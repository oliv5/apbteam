==> flow/design.v <==
`timescale 1ns / 1ps
module updown_counter(clk, rst, updown, counter);
    parameter bits = 8;
    input clk;
    input rst;
    input [1:0] updown;
    output [bits-1:0] counter;
    reg [bits-1:0] counter;
    always @(posedge clk or negedge rst) begin
	if (!rst) begin
	    counter <= 0;
	end
	else begin
	    case (updown)
		2'b00:
		    counter <= counter;
		2'b10:
		    counter <= counter + 1;
		2'b01:
		    counter <= counter - 1;
		default:
		    counter <= { bits { 1'bX }};
	    endcase
	end
    end
endmodule
# ---- Tool chain data of updown_counter
# What the tools print for updown_counter, step after step.
# Lines are those of the file above, counted from 1.
# Library cell names are shortened.
# A cell with -- has no value.
dict set report inputs {
  top_module {updown_counter}
  clock {clk}
  cell_library {sky130hd}
  lib_corner {tt_025C_1v80}
}

# ---- Word-level counts
# Counts by Yosys on the flattened word-level netlist (proc, flatten, opt, wreduce; memories kept). Register bits leave out memories and registers merged into their read ports (data or address). Print and check cells are left out. Cells with the same type and inputs are merged into one.
dict set report word_totals {
  regBits 8
  latch_bits 0
  mem_bits_rw 0
  romBits 0
  clocked_rd_ports_x_width 0
  n_memories 0
  in_bits 4
  out_inout_bits 8
  word_cells 7
}
dict set report classes {
  n_addsub 2
  mul 0
  div_mod_pow 0
  n_cmp 0
  eq_ne 2
  shift 0
  muxes 1
  bitwise 0
  reduce_and_logical 1
}
# cell n
set ops {}
lappend ops {{case mux 8 bit (select 2 bit)} 1}
lappend ops {{adder 8 x 1 -> 8 bit with constant B} 1}
lappend ops {{subtractor 8 x 1 -> 8 bit with constant B} 1}
lappend ops {{equality test 2 x 1 -> 1 bit with constant B} 1}
lappend ops {{equality test 2 bit with constant B} 1}
lappend ops {{logical NOT 2 bit} 1}

# ---- Depth
# Yosys ltp: most cells in a row. Word level: on the elaborated netlist, between registers, memories and ports. Mapped: between sequential cells and ports; inverters and the memories' decode and read muxes count.
dict set report logic_depth {
  depth_word 2
  abc_area 0
  depth_mapped 8
  depth_no_buf 7
}

# ---- Synthesis result
# Source: synth_stat.txt of the flow (Yosys; design flattened, memories mapped). It holds for the ABC_AREA given above (unset counts as 0); a run with the other value may have another netlist.
# type n area_total_um2
set by_type {}
lappend by_type {dfrtp_1 8 200.192}
lappend by_type {xnor2_1 6 52.55}
lappend by_type {nand2_1 5 18.768}
lappend by_type {xor2_1 2 17.517}
lappend by_type {a2111oi_2 1 15.014}
lappend by_type {or4b_4 1 13.763}
lappend by_type {ha_1 1 12.512}
lappend by_type {o22ai_1 2 12.512}
lappend by_type {buf_6 1 11.261}
lappend by_type {mux2_2 1 11.261}
lappend by_type {nor2_1 3 11.261}
lappend by_type {a21oi_1 2 10.01}
lappend by_type {nor3_1 2 10.01}
lappend by_type {a41oi_1 1 8.758}
lappend by_type {nor4b_1 1 8.758}
lappend by_type {o41ai_1 1 8.758}
lappend by_type {a21boi_0 1 7.507}
lappend by_type {and2b_1 1 7.507}
# Not listed: further types 8, cells in them 9.
dict set report mapped {
  stdcells 49
  yosys_area_um2 489.2
  sequential_area_um2 200.2
  ff_cells 8
  buffers 3
}

# ---- Worst setup path after synthesis
# Path of least setup slack by OpenSTA after synthesis, without wires, with an ideal clock, recovery checks aside; 20% of the period is set as input and as output delay. Where synthesis merged equal registers, the netlist keeps one of their names.
dict set report synth_path {
  path_type {input to register}
  startpoint {input updown[1]}
  endpoint {register counter[5]}
  clock_period_ps 1770
  in_delay_ps 354
  setup_time_ps 128
  launch_ps 354
  arrival_ps 1566
  required_ps 1642
  path_slack_ps 76
  delay_ps 1340
  path_stages 5
  n_path_buf 1
  synth_period_reached_ps 1694
}
# "delay_ps" is the arrival time less input delay plus setup time.
# "path_stages" counts driving pins, that of a launching flip-flop among them; a cell with two outputs on the path counts twice.
# "synth_period_reached_ps" = period - worst setup slack (recovery checks aside). The figure is calculated, with input and output delays left at 20% of the set period.
# The rows between start and end are the longest chain of elaborated cells between them; the timing report does not say that the signal goes this way. Where chains are equally long, one stands for them.
# A line is the first line of the expression or statement that the cell stems from. Yosys adds cells for indexed reads and writes and turns some case tables into memories.
# At most two assigning lines are given for a register; there are more.
dict set report synth_via {
  cell_sequence {buf_6 or4b_4 a2111oi_2 a41oi_1 xnor2_1}
  elab_chain_cells 2
  cone_cells 4
  lines_between 1
  classes_between {2 x eq/ne; 1 x mux; 1 x reduce/logical}
}
# element line_no
set synth_lines {}
lappend synth_lines {{start: declaration} 6} ;# input [1:0] updown;
lappend synth_lines {{equality test 2 x 1 -> 1 bit} 14} ;# case (updown)
lappend synth_lines {{case mux 8 bit (select 2 bit)} 14}
lappend synth_lines {{end: assignment} 16} ;# counter <= counter;
lappend synth_lines {{end: assignment} 18} ;# counter <= counter + 1;
lappend synth_lines {{end: declaration} 7} ;# output [bits-1:0] counter;

# ---- Timing after layout
# From the final timing report of job 1: the path of least setup slack in the routed layout; clock arrival at registers is part of the times.
# The report prints the path's times to 10 ps; the period is as set.
dict set report layout_path {
  path_type {register to register}
  startpoint {register counter[3]}
  endpoint {register counter[5]}
  clock_period_ps 1330
  setup_time_ps 110
  launch_ps 260
  arrival_ps 1680
  required_ps 1490
  path_slack_ps -200
  path_stages 5
  n_path_buf 0
}
# The rows between start and end are the longest chain of elaborated cells between them; the timing report does not say that the signal goes this way. Where chains are equally long, one stands for them.
# At most two assigning lines are given for a register; there are more.
dict set report layout_via {
  cell_sequence {dfrtp_2 or4b_4 a2111oi_4 a41oi_2 xnor2_1}
  elab_chain_cells 2
  cone_cells 3
  lines_between 3
  classes_between {2 x add/sub; 1 x mux}
}
# element line_no
set layout_lines {}
lappend layout_lines {{start: declaration} 7} ;# output [bits-1:0] counter;
lappend layout_lines {{start: assignment} 16} ;# counter <= counter;
lappend layout_lines {{start: assignment} 18} ;# counter <= counter + 1;
lappend layout_lines {{subtractor 8 x 1 -> 8 bit} 20} ;# counter <= counter - 1;
lappend layout_lines {{case mux 8 bit (select 2 bit)} 14} ;# case (updown)
lappend layout_lines {{end: assignment} 16}
lappend layout_lines {{end: assignment} 18}
lappend layout_lines {{end: declaration} 7}

; Record of 2 stored runs of the RTL-to-layout flow on updown_counter, platform sky130hd. The runs are unordered. Constraints: input delay and output delay 20% of the set period each, output load 0.01 pF.
; "achieved_period_ps" = clock period - worst setup slack. The figure is calculated, with input and output delays left at 20% of the set period.

[job 1: settings]
period_ns = 1.33
CORE_UTILIZATION = 26
PLACE_DENSITY = 0.37
CELL_PAD_IN_SITES_GLOBAL_PLACEMENT = 1
GPL_ROUTABILITY_DRIVEN = 0
CTS_CLUSTER_DIAMETER = 307
CAP_MARGIN = 5
MAX_ROUTING_LAYER = met5
CORE_MARGIN = 2
SLEW_MARGIN = 20
[job 1: results]
cell_area_final_um2 = 898.4
achieved_period_ps = 1528
tns_ps = -652
synthArea_um2 = 489.2
worstSetupSlack_ps = -198
die_um2 = 2244.4

[job 2: settings]
period_ns = 1.03
CAP_MARGIN = 20
CORE_MARGIN = 2
CORE_UTILIZATION = 40
SLEW_MARGIN = 20
[job 2: results]
tns_ps = -4666
achieved_period_ps = 1748
synthArea_um2 = 489.2
worstSetupSlack_ps = -718
cell_area_final_um2 = 1091.0
die_um2 = 1518.7
