==> flow/design.v <==
`timescale 1ns / 1ps
module quad_decoder_full(clk, rst, q, count);
    parameter bits = 8;
    input clk;
    input rst;
    input [1:0] q;
    output [bits-1:0] count;
    reg [bits-1:0] count;
    reg [1:0] zq;
    always @(posedge clk or negedge rst) begin
	if (!rst) begin
	    count <= 0;
	    zq <= 0;
	end
	else begin
	    case ({ zq, q })
		4'b00_01, 4'b01_11, 4'b11_10, 4'b10_00:
		    count <= count + 1;
		4'b01_00, 4'b11_01, 4'b10_11, 4'b00_10:
		    count <= count - 1;
		default:
		    count <= count;
	    endcase
	    zq <= q;
	end
    end
endmodule
# Reports on quad_decoder_full
# The steps from the RTL of quad_decoder_full to its reports follow in flow order.
# Line numbers count from 1 in the design file above.
# Library cell names are shortened.
# A cell with - has no value.
[inputs] top="quad_decoder_full" clock_port="clk" lib="sky130hd" pvt_corner="tt_025C_1v80"

# Elaborated design
# Counts by Yosys on the flattened word-level netlist (proc, flatten, opt, wreduce; memories kept). Register bits leave out memories and registers merged into their read ports (data or address). Print and check cells are left out. Cells with the same type and inputs are merged into one.
[bits] register_bits=10 output_inout_bits=8 word_cells=16
[op_classes] n_addsub=2 equal=8 n_mux=1 reduce_and_logical=3
[ops] cell="== test 4 bit (second input constant)" n=4
[ops] cell="case mux 8 bit (select 2 bit)" n=1
[ops] cell="== test 4 x 3 -> 1 bit (second input constant)" n=2
[ops] cell="OR reduction 4 bit" n=2
[ops] cell="adder 8 x 1 -> 8 bit (second input constant)" n=1
[ops] cell="subtractor 8 x 1 -> 8 bit (second input constant)" n=1
[ops] cell="== test 4 x 1 -> 1 bit (second input constant)" n=1
[ops] cell="== test 4 x 2 -> 1 bit (second input constant)" n=1
[ops] cell="nonzero test 2 bit" n=1

# Depth
# Yosys ltp: most cells in a row. Word level: on the elaborated netlist, between registers, memories and ports. Mapped: between sequential cells and ports; inverters and the memories' decode and read muxes count.
[logic_depth] ltp_word=3 ABC_AREA=0 ltp_mapped=8

# Synthesis result
# The flow's flattened synthesis, as Yosys stat reports it; memories are mapped. The netlist is that of the ABC_AREA named above (0 if unset); the other value can give another one.
[types] type="dfrtp_1" n=10 area_total_um2=250.24
[types] type="ha_1" n=6 area_total_um2=75.072
[types] type="xor2_1" n=5 area_total_um2=43.792
[types] type="xnor2_1" n=4 area_total_um2=35.034
[types] type="nand2_1" n=7 area_total_um2=26.275
[types] type="o21ai_1" n=5 area_total_um2=25.024
[types] type="a21oi_1" n=4 area_total_um2=20.019
[types] type="fa_1" n=1 area_total_um2=20.019
[types] type="o21bai_1" n=2 area_total_um2=15.014
[types] type="a211oi_2" n=1 area_total_um2=12.512
[types] type="o211ai_2" n=1 area_total_um2=12.512
[types] type="buf_6" n=1 area_total_um2=11.261
[types] type="mux2_1" n=1 area_total_um2=11.261
[types] type="nor2_4" n=1 area_total_um2=11.261
[types] type="mux2i_1" n=1 area_total_um2=10.01
[types] type="o21ai_0" n=2 area_total_um2=10.01
[types] type="a21o_2" n=1 area_total_um2=8.758
[types] type="a21oi_2" n=1 area_total_um2=8.758
# Other cell types: 6; their cells: 7.
[synth_totals] mapped_cells=61 mapped_area_mm2=0.0006519 seqArea_mm2=0.0002502 flip_flops=10 buffers=1

# Path before layout
# Source: OpenSTA report_checks on the synthesized netlist (no wires, ideal clock, input and output delay 20% of the period each), path of least setup slack; recovery checks are left aside. Register names are those of the netlist, which keeps one name where synthesis merged equal registers.
[synth_path] kind="input-to-reg" start="in q[0]" end="reg count[6]" clock_period_ns=1.96 input_delay_ns=0.392 setup_time_ns=0.121 launch_ns=0.392 t_arrival_ns=1.879 required_time_ns=1.839 slack_ns=-0.040 delay_ns=1.608 stages=8 n_path_buf=0 period_less_setup_slack_ns=2.0
# "delay_ns" = arrival - input delay + setup time.
# "stages": output pins that drive a net of the path, with the launching flip-flop's if there is one; two outputs of one cell count as two.
# "period_less_setup_slack_ns" = period - worst setup slack (recovery checks aside). The figure is calculated, with input and output delays left at 20% of the set period.
# The rows between start and end are the longest chain of elaborated cells between them; the timing report does not say that the signal goes this way. Where chains are equally long, one stands for them.
# A line is the first line of the expression or statement that the cell stems from. Yosys adds cells for indexed reads and writes and turns some case tables into memories.
# At most two assigning lines are given for a register; there are more.
[synth_via] cell_sequence="xor2_1 -> nor2_2 -> ha_1 -> a211oi_1 -> o21bai_1 -> a21oi_1 -> xor2_1 -> o21ai_1" elab_chain_cells=3
[synth_rtl] item="start, declared" line_no=6 source="input [1:0] q;"
[synth_rtl] item="== test 4 x 3 -> 1 bit" line_no=16 source="case ({ zq, q })"
[synth_rtl] item="OR reduction 4 bit" line_no=16
[synth_rtl] item="case mux 8 bit (select 2 bit)" line_no=16
[synth_rtl] item="end, assigned" line_no=18 source="count <= count + 1;"
[synth_rtl] item="end, assigned" line_no=20 source="count <= count - 1;"
[synth_rtl] item="end, declared" line_no=7 source="output [bits-1:0] count;"

# Timing after layout
# Path of least setup slack in the final report of record 1 (OpenROAD, finished layout, wires in). Where an end is a register, its clock arrival counts in the times.
[layout_path] kind="reg-to-reg" start="reg zq[0]" end="reg count[7]" clock_period_ns=1.34 setup_time_ns=0.07 launch_ns=0.27 t_arrival_ns=2.18 required_time_ns=1.53 slack_ns=-0.64 stages=9 n_path_buf=0
# The rows between start and end are the longest chain of elaborated cells between them; the timing report does not say that the signal goes this way. Where chains are equally long, one stands for them.
# At most two assigning lines are given for a register; there are more.
[layout_via] cell_sequence="dfrtp_1 -> xnor2_2 -> nor2_4 -> ha_4 -> a211oi_4 -> o211ai_2 -> nand2_2 -> mux2i_1 -> xnor2_1" elab_chain_cells=3
[layout_rtl] item="start, declared" line_no=9 source="reg [1:0] zq;"
[layout_rtl] item="start, assigned" line_no=13 source="zq <= 0;"
[layout_rtl] item="start, assigned" line_no=24 source="zq <= q;"
[layout_rtl] item="== test 4 x 3 -> 1 bit" line_no=16 source="case ({ zq, q })"
[layout_rtl] item="OR reduction 4 bit" line_no=16
[layout_rtl] item="case mux 8 bit (select 2 bit)" line_no=16
[layout_rtl] item="end, assigned" line_no=18 source="count <= count + 1;"
[layout_rtl] item="end, assigned" line_no=20 source="count <= count - 1;"
[layout_rtl] item="end, declared" line_no=7 source="output [bits-1:0] count;"

# Below are 2 stored runs of the flow (Yosys, OpenROAD; platform sky130hd) on quad_decoder_full, each with its settings and what was measured, unordered. Constraints: input delay and output delay 20% of the set period each, output load 0.01 pF.
# "achieved_clock_period_ns" means the clock period less the worst setup slack. The figure is calculated, with input and output delays left at 20% of the set period.
# "worst_path_time_ns": the worst setup path's part of the clock period (all of it between registers, 20% less for each end at a port) less its slack. A launch clock that arrives late makes it longer, a capture clock that arrives late makes it shorter.
# By "fin_power_uw" is meant OpenSTA's value without simulated activity: inputs other than the clock are taken to toggle once in ten clock periods, and the tool carries that through the logic.
run="record 1" settings period_ns=1.34 CORE_UTILIZATION=27 PLACE_DENSITY_LB_ADDON=0.08 CORE_MARGIN=7 CELL_PAD_IN_SITES_DETAIL_PLACEMENT=0 TNS_END_PERCENT=95 ABC_AREA=0 CTS_CLUSTER_SIZE=71 CTS_CLUSTER_DIAMETER=220 MIN_ROUTING_LAYER="met1" MAX_ROUTING_LAYER="met5" CAP_MARGIN=20 SLEW_MARGIN=20
run="record 1" results fin_power_uw=2714 yosys.chip_area_mm2=0.0006519 design.die.area_mm2=0.003986 finalUtil_frac=0.505 worst_path_time_ns=1.98 worstPathKind="reg-to-reg" achieved_clock_period_ns=1.985 worst_setup_slack_ns=-0.645
run="record 2" settings period_ns=3.7 CAP_MARGIN=20 CORE_MARGIN=2 CORE_UTILIZATION=40 SLEW_MARGIN=20
run="record 2" results fin_power_uw=662.5 yosys.chip_area_mm2=0.0006519 design.die.area_mm2=0.0019687 finalUtil_frac=0.521 worst_path_time_ns=2.06 worstPathKind="input-to-reg" achieved_clock_period_ns=2.798 worst_setup_slack_ns=0.902
